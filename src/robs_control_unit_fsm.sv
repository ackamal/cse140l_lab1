==> flow/design.v <==
module robs_control_unit_fsm(
  input         clk, reset,
                zq, zy, zr,
  output[14:0]  c,
  output logic  done
);
  parameter   S0  	= 5'b00000;  
  parameter   S1  	= 5'b00001;  
  parameter   S2  	= 5'b00010;	 
  parameter   S3   	= 5'b00011;	 
  parameter   S4   	= 5'b00100;	 
  parameter   S5   	= 5'b00101;	 
  parameter   S6    = 5'b00110;	 
  parameter   S7    = 5'b00111;	 
  parameter   S8   	= 5'b01000;	 
  parameter   S9    = 5'b01001;	 
  parameter   S10   = 5'b01010;	 
  parameter   S11   = 5'b01011;	 
  parameter   S12 	= 5'b01100;  
  parameter   S13 	= 5'b01101;  
  parameter   S14  	= 5'b01111;	 
  parameter   S15   = 5'b10010;	 
  parameter   S16   = 5'b10011;	 
  parameter   S17   = 5'b10100;	 
  logic [4:0]  state, nextstate;
  logic [14:0] controls;	
  always @(posedge clk, posedge reset)			
	if (reset) state <= S0;
	else state <= nextstate;
  always_comb begin 
    done = 0;
    nextstate = S0;
    case(state)
	  S0:  nextstate = S1;
	  S1:  nextstate = S2;
	  S2:  nextstate = S3;
	  S3:  case(zq)
	  	     0:       nextstate = S4;
	  	     1:       nextstate = S12;
	  	     default: nextstate = S0;   
	  	   endcase
	  S4:  case(zr)
			 0:       nextstate = S5;
			 1:       nextstate = S6;
			 default: nextstate = S0;  
		   endcase
	  S5:  nextstate = S6;
	  S6:  case(zy)
		     0:       nextstate = S7;
			 1:       nextstate = S9;
			 default: nextstate = S0;  
		   endcase
	  S7:  nextstate = S8;		
	  S8:  nextstate = S10;	
	  S9:  nextstate = S10;
	  S10: nextstate = S11;
	  S11: nextstate = S3;
	  S12: case(zr)
		     0:      nextstate = S13;
		     1:      nextstate = S14;
		     default: nextstate = S0;  
		   endcase
      S13: nextstate = S14;
	  S14: nextstate = S15;
	  S15: nextstate = S16;
	  S16: nextstate = S17;
	  S17: begin nextstate = S17; done = 1; end
	endcase
  end	 
  assign c = controls;
	always_comb
	 case(state)
        S0:        	controls = 15'b000_0000_0000_0011;
		S1:       	controls = 15'b000_0000_0000_1100;
		S2:         controls = 15'b000_0011_0000_0000;
		S3:         controls = 15'b000_0000_0000_0000;
		S4:         controls = 15'b000_0000_0000_0000;
		S5:         controls = 15'b000_0101_0010_0000;
		S6:         controls = 15'b000_0000_0000_0000;
		S7:        	controls = 15'b001_0000_0000_0000;
		S8:   		controls = 15'b000_0000_0000_0000;
		S9:         controls = 15'b001_1000_0000_0000;
		S10:    	controls = 15'b010_0011_0101_0000;
		S11:  		controls = 15'b000_0000_0000_0000;
		S12:        controls = 15'b000_0000_0000_0000;   
		S13:       	controls = 15'b000_0001_0010_0000;
		S14:        controls = 15'b001_0000_0000_0000;
		S15:        controls = 15'b000_0011_0101_0000;
		S16:        controls = 15'b100_0000_1000_1000;	
		S17:        controls = 15'b000_0000_0000_0000;	
		default:    controls = 15'b000_0000_0000_0000;  
	 endcase
endmodule
### Reports on robs_control_unit_fsm

Tool output for the design above, in the order of the flow.
Lines are those of the file above, counted from 1.
Not given: n/a

| design | value |
|---|---|
| top module | robs_control_unit_fsm |
| clock port | clk |
| cell library | sky130hd |
| corner | tt_025C_1v80 |

### After elaboration

Yosys after proc, flatten, opt, wreduce and memory -nomap, before mapping. Enables and synchronous resets that opt folds into registers are not counted as muxes. Memory bits, and registers merged into a memory's read port (data or address), are not among the register bits. Print and check cells are not counted. Equal cells are merged and count once.
Memory sizes are those after Yosys's memory passes, which may raise the word count (mostly to a power of two), join words into wider ones and drop unused or constant bits.

| storage and ports | value |
|---|---|
| register bits | 5 |
| bits in latches | 0 |
| cells after elaboration | 32 |
| RAM bits | 0 |
| memories kept | 1 |
| memory bits (read-only) | 480 |
| output and inout port bits | 16 |
| input bits | 5 |
| clocked read ports x word width | 0 |

Memory list:

| name | words | width | read ports | write ports | line | RTL |
|---|---|---|---|---|---|---|
| (no name shown) | 32 | 15 | 1 | 0 | 72 | `case(state)` |

| operators by class | value |
|---|---|
| bitwise logic cells | 3 |
| divide/modulo/power cells | 0 |
| add/subtract/negate cells | 0 |
| mux-type cells | 6 |
| equal/unequal tests | 17 |
| reduce/logical cells | 4 |
| $mul | 0 |
| $lt $le $gt $ge | 0 |
| shifts and indexed selects | 0 |

Operators with widths:

| kind | count |
|---|---|
| case mux 5 bit (select 15 bit) | 1 |
| case mux 5 bit (select 2 bit) | 4 |
| == test 5 x 4 -> 1 bit (second input constant) | 7 |
| == test 5 x 3 -> 1 bit (second input constant) | 4 |
| == test 5 bit (second input constant) | 3 |
| == test 5 x 2 -> 1 bit (second input constant) | 2 |
| OR reduction 2 bit | 3 |
| == test 5 x 1 -> 1 bit (second input constant) | 1 |
| zero test 5 bit | 1 |
| inverter 1 bit | 3 |
| two-way mux 1 bit | 1 |

### Depth

Longest topological path by Yosys (ltp), each cell counted once; first at word level (registers and memories cut), then after technology mapping (sequential cells cut; the memories' decode and read muxes count).

| depth | value |
|---|---|
| depth in word-level cells | 3 |
| ABC_AREA | 0 |
| depth in mapped cells | 5 |
| gate-level depth less buffers | 3 |

### Netlist

The flow's flattened synthesis, as Yosys stat reports it; memories are mapped. The netlist is that of the ABC_AREA named above (0 if unset); the other value can give another one.
The area totals of this step are shown rounded.

Cells by type:

| cell type | count |
|---|---|
| sky130_fd_sc_hd__dfrtp_1 | 5 |
| sky130_fd_sc_hd__buf_4 | 5 |
| sky130_fd_sc_hd__buf_6 | 3 |
| sky130_fd_sc_hd__and3b_1 | 3 |
| sky130_fd_sc_hd__nand2b_1 | 4 |
| sky130_fd_sc_hd__nand2_1 | 6 |
| sky130_fd_sc_hd__nor3_1 | 4 |
| sky130_fd_sc_hd__o21ai_0 | 4 |
| sky130_fd_sc_hd__a21oi_2 | 2 |
| sky130_fd_sc_hd__xnor2_1 | 2 |
| sky130_fd_sc_hd__a211oi_1 | 2 |
| sky130_fd_sc_hd__nor2_1 | 4 |
| sky130_fd_sc_hd__nor3b_1 | 2 |
| sky130_fd_sc_hd__o221ai_2 | 1 |
| sky130_fd_sc_hd__a211oi_2 | 1 |
| sky130_fd_sc_hd__or2_0 | 2 |
| sky130_fd_sc_hd__inv_1 | 3 |
| sky130_fd_sc_hd__o221a_1 | 1 |

Other cell types: 14; their cells: 14.

| mapped netlist | value |
|---|---|
| cell count | 68 |
| synthesis area | 546 sq um |
| mapped flip-flops | 5 |

### Timing after synthesis

OpenSTA on the mapped netlist: ideal clock, no wires. The path of least setup slack (recovery checks aside). Input and output delay are each 20% of the period. Register names are those of the netlist, which keeps one name where synthesis merged equal registers.

| timing after synthesis | value |
|---|---|
| path type | register to output |
| from | reg state[4] |
| to | out c[6] |
| stages | 5 |
| path buffers | 2 |
| data arrival time | 1,212 ps |
| clock period | 1,820 ps |
| path slack | 244 ps |
| delay of the path | 1,212 ps |
| synthesis period reached | 1,576 ps |

"delay of the path" is the arrival time less input delay plus setup time.
At an output port there is no setup time.
"stages" counts driving pins, that of a launching flip-flop among them; a cell with two outputs on the path counts twice.
"synthesis period reached" = period - worst setup slack (recovery checks aside). The figure is calculated, with input and output delays left at 20% of the set period.
The rows between start and end are the longest chain of elaborated cells between them; the timing report does not say that the signal goes this way. Where chains are equally long, one stands for them.
A line is the first line of the expression or statement that the cell stems from. Yosys adds cells for indexed reads and writes and turns some case tables into memories.
The chain passes a memory read, where the word-level depth is cut; so it can be longer than that depth.

| on the way, after synthesis | value |
|---|---|
| cell sequence | sky130_fd_sc_hd__dfrtp_1 -> sky130_fd_sc_hd__buf_4 -> sky130_fd_sc_hd__xnor2_1 -> sky130_fd_sc_hd__nor3_1 -> sky130_fd_sc_hd__buf_4 |
| cells in the longest elaborated chain | 1 |

RTL lines, path after synthesis:

| item | line | RTL |
|---|---|---|
| start: declaration | 25 | `logic [4:0]  state, nextstate;` |
| start: assignment | 28 | `if (reset) state <= S0;` |
| start: assignment | 29 | `else state <= nextstate;` |
| memory (32 x 15 bit) | 72 | `case(state)` |
| end: declaration | 4 | `output[14:0]  c,` |

Nets of the timed path that keep an RTL name, with a line that drives or declares them; the list need not be complete.

Nets with RTL names, path after synthesis:

| net | line |
|---|---|
| c[4] | 72 |

FLOW RESULTS
============

Record of 2 stored runs of the RTL-to-layout flow on robs_control_unit_fsm, platform sky130hd. The runs are unordered. Constraints: input delay and output delay 20% of the set period each, output load 0.01 pF.
A setting shown as . is not set for that run.

| stored run | period_ns | CORE_UTILIZATION | SETUP_SLACK_MARGIN | PLACE_DENSITY_LB_ADDON | HOLD_SLACK_MARGIN | CORE_MARGIN | CELL_PAD_IN_SITES_GLOBAL_PLACEMENT | ABC_AREA | GPL_TIMING_DRIVEN | CTS_CLUSTER_SIZE | SLEW_MARGIN | MIN_ROUTING_LAYER | CAP_MARGIN | PLACE_DENSITY | CORE_ASPECT_RATIO | CTS_CLUSTER_DIAMETER | MAX_ROUTING_LAYER |
|---|---|---|---|---|---|---|---|---|---|---|---|---|---|---|---|---|---|
| run 1 | 0.999 | 50 | 0.11 | 0.07 | 0.06 | 7 | 2 | 0 | 0 | 76 | 35 | met1 | 20 | . | . | . | . |
| run 2 | 1.92 | 52 | . | . | . | 5 | 3 | 0 | 1 | . | 20 | met2 | 0 | 0.79 | 0.68 | 137 | met5 |

Run 1: unfinished; error FLW-0024 in placement
Run 2: unfinished; error PDN-0185 in floorplanning
